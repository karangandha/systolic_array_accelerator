==> flow/design.v <==
module MatMul_Tiled_FP16 (
    input clk,
    input rst,
    output reg [31:0] cycle_count
);
    parameter N = 16;
    parameter TILE = 4;
    reg signed [15:0] A [0:N-1][0:N-1];
    reg signed [15:0] B [0:N-1][0:N-1];
    reg signed [31:0] C [0:N-1][0:N-1];
    integer i, j, k, tr, tc;
    always @(posedge clk or posedge rst) begin
        if (rst)
            cycle_count <= 0;
        else
            cycle_count <= cycle_count + 1;
    end
    always @(posedge clk or posedge rst) begin
        if (rst) begin
            for (i = 0; i < N; i = i + 1)
                for (j = 0; j < N; j = j + 1)
                    C[i][j] <= 0;
        end else begin
            for (tr = 0; tr < N; tr = tr + TILE)
                for (tc = 0; tc < N; tc = tc + TILE)
                    for (k = 0; k < N; k = k + 1)
                        for (i = 0; i < TILE; i = i + 1)
                            for (j = 0; j < TILE; j = j + 1)
                                C[tr+i][tc+j] <= C[tr+i][tc+j]
                                    + A[tr+i][k] * B[k][tc+j];
        end
    end
endmodule
* Reports on MatMul_Tiled_FP16
Tool output for the design above, in the order of the flow.
Lines are those of the file above, counted from 1.
Cell names lack the library's common part.
Not given: --
- Design top :: MatMul_Tiled_FP16
- Clock :: clk
- Library :: sky130hd
- Timing corner :: tt_025C_1v80

* After elaboration
Yosys after proc, flatten, opt, wreduce and memory -nomap, before mapping. Enables and synchronous resets that opt folds into registers are not counted as muxes. Print and check cells are not counted. Equal cells are merged and count once.
- Input port bits :: 2
- Word-level cells :: 2
- Output and inout bits :: 32
- Bits in registers :: 32
- $add $sub $neg :: 1
** Operator list (count)
- 32-bit by 1-bit adder with 32-bit output (second input constant) :: 1

* Logic depth
Yosys ltp: most cells in a row. Word level: on the elaborated netlist, between registers, memories and ports. Mapped: between sequential cells and ports; inverters and the memories' decode and read muxes count.
- Depth in word-level cells :: 1
- ABC_AREA :: 0
- Depth in mapped cells :: 5
- Mapped depth without buffers :: 5

* Mapped cells and area
Source: synth_stat.txt of the flow (Yosys; design flattened, memories mapped). It holds for the ABC_AREA given above (unset counts as 0); a run with the other value may have another netlist.
The area totals of this step are shown rounded.
- Mapped area :: 0.001436 mm²
- Flip-flops :: 32
- Cell count :: 121
- Sequential area :: 0.0008008 mm²
- Buffers :: 1
** Cells by type
- dfrtp_1 :: count 32, area in all 800.768 µm²
- xnor2_1 :: count 25, area in all 218.96 µm²
- nand4_1 :: count 13, area in all 81.328 µm²
- nand3_1 :: count 13, area in all 65.062 µm²
- xor2_1 :: count 5, area in all 43.792 µm²
- nand2_1 :: count 8, area in all 30.029 µm²
- and4_1 :: count 3, area in all 26.275 µm²
- and3_1 :: count 4, area in all 25.024 µm²
- nor2_1 :: count 6, area in all 22.522 µm²
- nand4_4 :: count 1, area in all 21.27 µm²
- nor4_4 :: count 1, area in all 21.27 µm²
- nor3_4 :: count 1, area in all 16.266 µm²
- ha_1 :: count 1, area in all 12.512 µm²
- nand4_2 :: count 1, area in all 12.512 µm²
- nor3b_2 :: count 1, area in all 12.512 µm²
- inv_1 :: count 3, area in all 11.261 µm²
- nor4_1 :: count 1, area in all 6.256 µm²
- nor3_1 :: count 1, area in all 5.005 µm²
- clkbuf_1 :: count 1, area in all 3.754 µm²

* Worst setup path after synthesis
Source: OpenSTA report_checks on the synthesized netlist (no wires, ideal clock, input and output delay 20% of the period each), path of least setup slack; recovery checks are left aside. Register names are those of the netlist, which keeps one name where synthesis merged equal registers.
- Kind :: flip-flop to flip-flop
- Start point :: reg cycle_count[0]
- End point :: reg cycle_count[24]
- Stages :: 6
- Data required time :: 1512 ps
- Arrival time :: 1484 ps
- Setup time :: 128 ps
- Delay of the path :: 1612 ps
- Slack :: 28 ps
- Time at the first pin :: 0 ps
- Clock period :: 1640 ps
- Buffers on the path :: 0
- Period reached after synthesis :: 1612 ps
"delay of the path" = arrival - input delay + setup time.
"stages" counts driving pins, that of a launching flip-flop among them; a cell with two outputs on the path counts twice.
"period reached after synthesis" is the clock period less the worst setup slack; recovery checks do not enter. This is arithmetic on one report: input and output delays are still those of the set period (20% each).
The rows between start and end are the longest chain of elaborated cells between them; the timing report does not say that the signal goes this way. Where chains are equally long, one stands for them.
A line is the first line of the expression or statement that the cell stems from. Yosys adds cells for indexed reads and writes and turns some case tables into memories.
- Cell sequence :: dfrtp_1 -> ha_1 -> nand3_1 -> nor3_4 -> nand4_1 -> xnor2_1
- Length of the longest elaborated chain :: 1
- Elaborated cells between the ends (all ways) :: 1
- RTL lines with such cells :: 1
- Those cells by class :: 1 x add/sub
** Ends and longest elaborated chain, post-synthesis
- start, declared :: line 4 : output reg [31:0] cycle_count
- start, assigned :: line 14 : cycle_count <= 0;
- start, assigned :: line 16 : cycle_count <= cycle_count + 1;
- 32-bit by 1-bit adder with 32-bit output :: line 16
- end, assigned :: line 14
- end, assigned :: line 16
- end, declared :: line 4

* Worst path after layout
From the final timing report of flow run A: the path of least setup slack in the routed layout; clock arrival at registers is part of the times.
The path's times are printed in steps of 10 ps; the period is the one set.
- Kind :: flip-flop to output port
- Start point :: reg cycle_count[0]
- End point :: out cycle_count[0]
- Output delay :: 390 ps
- Stages :: 4
- Slack :: 440 ps
- Buffers on the path :: 3
- Data required time :: 1540 ps
- Time at the first pin :: 330 ps
- Arrival time :: 1100 ps
- Clock period :: 1930 ps
- Cell sequence :: dfrtp_2 -> buf_4 -> buf_6 -> buf_6
- Length of the longest elaborated chain :: 0
- Elaborated cells between the ends (all ways) :: 0
- RTL lines with such cells :: 0
** Ends and longest elaborated chain, post-layout
- start, declared :: line 4 : output reg [31:0] cycle_count
- start, assigned :: line 14 : cycle_count <= 0;
- start, assigned :: line 16 : cycle_count <= cycle_count + 1;
- end, declared :: line 4

Record of 2 stored runs of the RTL-to-layout flow on MatMul_Tiled_FP16, platform sky130hd. The runs are unordered. Constraints: input delay and output delay 20% of the set period each, output load 0.01 pF.
"worst setup path time" is the time allowed to the run's worst setup path (the clock period less input and output delay, where it has them) less its slack. Clock arrival times count: a late capture clock shortens it, a late launch clock lengthens it.
"total design power": no workload was simulated; the value follows from the tool's default switching activity.
"worst setup path time" is known to 10 ps.
The results are shown rounded.

** Flow run A
- Settings :: period_ns=1.93; SETUP_SLACK_MARGIN=0.52; CAP_MARGIN=20; CORE_MARGIN=2; CORE_UTILIZATION=40; SLEW_MARGIN=20
- Post-synthesis cell area :: 0.001436 mm²
- Area inside the die boundary :: 0.004086 mm²
- Standard-cell area after layout :: 0.002555 mm²
- Worst setup slack after layout :: 439 ps
- Total negative setup slack :: 0 ps
- Total design power :: 1.125 mW
- Worst setup path time :: 1100 ps
- Type of the worst setup path :: flip-flop to output port

** Flow run B
- Settings :: period_ns=1.66; CORE_UTILIZATION=30; PLACE_DENSITY_LB_ADDON=0.29; HOLD_SLACK_MARGIN=-0.03; TNS_END_PERCENT=100; ABC_AREA=1; CTS_CLUSTER_SIZE=64; CTS_CLUSTER_DIAMETER=187; SLEW_MARGIN=5; MAX_ROUTING_LAYER=met5; CAP_MARGIN=20; CORE_MARGIN=2
- Post-synthesis cell area :: 0.001803 mm²
- Area inside the die boundary :: 0.006646 mm²
- Standard-cell area after layout :: 0.00236 mm²
- Worst setup slack after layout :: 56 ps
- Total negative setup slack :: 0 ps
- Total design power :: 1.423 mW
- Worst setup path time :: 1270 ps
- Type of the worst setup path :: flip-flop to output port
