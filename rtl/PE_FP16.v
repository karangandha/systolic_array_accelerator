==> flow/design.v <==
module PE_FP16 (
    input clk,
    input rst,
    input signed [15:0] a_in,
    input signed [15:0] b_in,
    input signed [31:0] sum_in,
    output reg signed [31:0] sum_out,
    output reg signed [15:0] a_out,
    output reg signed [15:0] b_out
);
    wire signed [31:0] mul;
    assign mul = a_in * b_in;
    always @(posedge clk or posedge rst) begin
        if (rst) begin
            sum_out <= 0;
            a_out   <= 0;
            b_out   <= 0;
        end else begin
            sum_out <= sum_in + mul;
            a_out   <= a_in;
            b_out   <= b_in;
        end
    end
endmodule
Tool chain data of PE_FP16:

What the tools print for PE_FP16, step after step.
Line numbers count from 1 in the design file above.
Operators carry their Yosys type and port widths (W data, S select, Z words).
Library cell names are shortened.
A cell with n/a has no value.

* top module: PE_FP16
* clock port: clk
* library: sky130hd
* timing corner: tt_025C_1v80

After elaboration:

Counts by Yosys on the flattened word-level netlist (proc, flatten, opt, wreduce; memories kept). Register bits leave out memories and registers merged into their read ports (data or address); mux counts leave out enables and synchronous resets folded into registers. Print and check cells are left out. Cells with the same type and inputs are merged into one.

* register bits: 64
* input bits: 66
* output and inout bits: 64
* elaborated cells: 5

* add/subtract/negate cells: 1
* multipliers: 1

Operator list (number)
* $mul A16 B16 Y32: 1
* $add A32 B32 Y32: 1

Longest topological paths:

Yosys ltp: most cells in a row. Word level: on the elaborated netlist, between registers, memories and ports. Mapped: between sequential cells and ports; inverters and the memories' decode and read muxes count.

* word-level depth: 2
* ABC_AREA: 0
* depth in mapped cells: 25
* mapped depth without buffers: 23

Synthesis result:

Yosys stat after the flow's synthesis: flattened, memories mapped to cells. It holds for the ABC_AREA given above (unset counts as 0); a run with the other value may have another netlist.

Cells by type
* fa_1: number 292, area in all 5.85E+03 µm²
* dfrtp_1: number 64, area in all 1.6E+03 µm²
* inv_1: number 345, area in all 1.29E+03 µm²
* ha_1: number 98, area in all 1.23E+03 µm²
* and2_1: number 121, area in all 756.976 µm²
* nand2_1: number 133, area in all 499.229 µm²
* xnor2_1: number 29, area in all 253.994 µm²
* clkbuf_1: number 32, area in all 120.115 µm²
* nor2_1: number 31, area in all 116.362 µm²
* a21oi_1: number 18, area in all 90.086 µm²
* o21ai_0: number 14, area in all 70.067 µm²
* xor2_1: number 7, area in all 61.309 µm²
* o21a_1: number 6, area in all 45.043 µm²
* nand2b_1: number 7, area in all 43.792 µm²
* a21o_1: number 5, area in all 37.536 µm²
* nor3_1: number 6, area in all 30.029 µm²
* o21bai_1: number 4, area in all 30.029 µm²
* a211oi_2: number 2, area in all 25.024 µm²

Other cell types: 32; their cells: 47.

* mapped cells: 1261
* cell area after synthesis: 12524.5 µm²
* sequential area: 1601.5 µm²
* flip-flops: 64
* buffers: 33

Timing after synthesis:

Path of least setup slack by OpenSTA after synthesis, without wires, with an ideal clock, recovery checks aside; 20% of the period is set as input and as output delay. Where synthesis merged equal registers, the netlist keeps one of their names.

* path type: input -> register
* from: in a_in[15]
* to: reg sum_out[31]
* clock period: 15200 ps
* external input delay: 3040 ps
* setup time: 141 ps
* launch time at the first pin: 3040 ps
* arrival time: 8575 ps
* required time: 15059 ps
* setup slack: 6484 ps
* delay of the path: 5676 ps
* stages on the path: 22
* buffers on the path: 1
* period reached after synthesis: 8716 ps

"delay of the path" is the arrival time less input delay plus setup time.
"stages on the path": output pins that drive a net of the path, with the launching flip-flop's if there is one; two outputs of one cell count as two.
"period reached after synthesis" = period - worst setup slack (recovery checks aside). The figure is calculated, with input and output delays left at 20% of the set period.
Between the ends stands the longest chain of elaborated cells between them, by number of cells; it is not shown to be the way that was timed. Of several equally long chains one is given.
Each line given opens the expression or statement behind the cell; cells for indexed reads and writes are added by Yosys, which also makes memories of some case tables.

* path through: clkbuf_1 > nand2_1 > inv_1 > fa_1 > inv_1 > fa_1 > inv_1 > fa_1 > fa_1 > fa_1 > inv_1 > fa_1 > inv_1 > ha_1 > and4_4 > a31oi_1 > o21ai_0 > o31ai_4 > nor3_2 > o41a_1 > nor4_1 > a311oi_1
* length of the longest elaborated chain: 2
* elaborated cells on any way between the ends: 2
* RTL lines with such cells: 2
* classes of those cells: add/sub: 1; mul: 1

Ends and longest elaborated chain, after synthesis
* start: declaration: line 4 `input signed [15:0] a_in,`
* $mul A16 B16 Y32: line 12 `assign mul = a_in * b_in;`
* $add A32 B32 Y32: line 19 `sum_out <= sum_in + mul;`
* end: assignment: line 15 `sum_out <= 0;`
* end: assignment: line 19
* end: declaration: line 7 `output reg signed [31:0] sum_out,`

Worst path after layout:

Path of least setup slack in the final report of run 1 (OpenROAD, finished layout, wires in). Where an end is a register, its clock arrival counts in the times.
The path's times are printed in steps of 10 ps; the period is the one set.

* path type: input -> register
* from: in b_in[3]
* to: reg sum_out[31]
* clock period: 11700 ps
* external input delay: 2340 ps
* setup time: 140 ps
* launch time at the first pin: 2340 ps
* arrival time: 9330 ps
* required time: 11920 ps
* setup slack: 2590 ps
* stages on the path: 21
* buffers on the path: 1

Between the ends stands the longest chain of elaborated cells between them, by number of cells; it is not shown to be the way that was timed. Of several equally long chains one is given.

* path through: clkdlybuf4s50_1 > and2_1 > fa_1 > inv_1 > fa_1 > inv_1 > fa_1 > fa_1 > fa_1 > inv_1 > fa_1 > inv_1 > ha_1 > and4_4 > a31oi_1 > o21ai_0 > o31ai_4 > nor3_2 > o41a_1 > nor4_1 > a311oi_1
* length of the longest elaborated chain: 2
* elaborated cells on any way between the ends: 2
* RTL lines with such cells: 2
* classes of those cells: add/sub: 1; mul: 1

Ends and longest elaborated chain, post-layout
* start: declaration: line 5 `input signed [15:0] b_in,`
* $mul A16 B16 Y32: line 12 `assign mul = a_in * b_in;`
* $add A32 B32 Y32: line 19 `sum_out <= sum_in + mul;`
* end: assignment: line 15 `sum_out <= 0;`
* end: assignment: line 19
* end: declaration: line 7 `output reg signed [31:0] sum_out,`

Add stored flow runs of PE_FP16

Measured data: module PE_FP16, platform sky130hd, 2 stored runs of the flow under differing settings, order arbitrary. Input and output delays are each 20% of the period that was set; the output load is 0.01 pF.
"time used up by the worst setup path": the worst setup path's part of the clock period (all of it between registers, 20% less for each end at a port) less its slack. A launch clock that arrives late makes it longer, a capture clock that arrives late makes it shorter.
"time used up by the worst setup path" is given in steps of 10 ps.

### Run 1

Settings: `period_ns=11.7`, `CORE_UTILIZATION=27`, `SETUP_SLACK_MARGIN=-0.35`, `PLACE_DENSITY=0.91`, `CORE_ASPECT_RATIO=0.83`, `TNS_END_PERCENT=25`, `CTS_CLUSTER_DIAMETER=234`, `CAP_MARGIN=15`, `MIN_ROUTING_LAYER=met2`, `CORE_MARGIN=2`, `SLEW_MARGIN=20`

- Overall die area: 48132.7 µm²
- Standard-cell area of the final layout: 14802.9 µm²
- Worst setup slack after layout: 2588 ps
- Yosys chip area after synthesis: 12524.5 µm²
- Final setup TNS: 0 ps
- Time used up by the worst setup path: 6770 ps
- Kind of the worst setup path: input -> register

### Run 2

Settings: `period_ns=7.71`, `CORE_UTILIZATION=72`, `SETUP_SLACK_MARGIN=2.25`, `PLACE_DENSITY_LB_ADDON=0.16`, `CELL_PAD_IN_SITES_GLOBAL_PLACEMENT=2`, `CELL_PAD_IN_SITES_DETAIL_PLACEMENT=1`, `TNS_END_PERCENT=55`, `SLEW_MARGIN=0`, `MIN_ROUTING_LAYER=met2`, `CAP_MARGIN=20`, `CORE_MARGIN=2`

Unfinished; error FLW-0024 in placement.
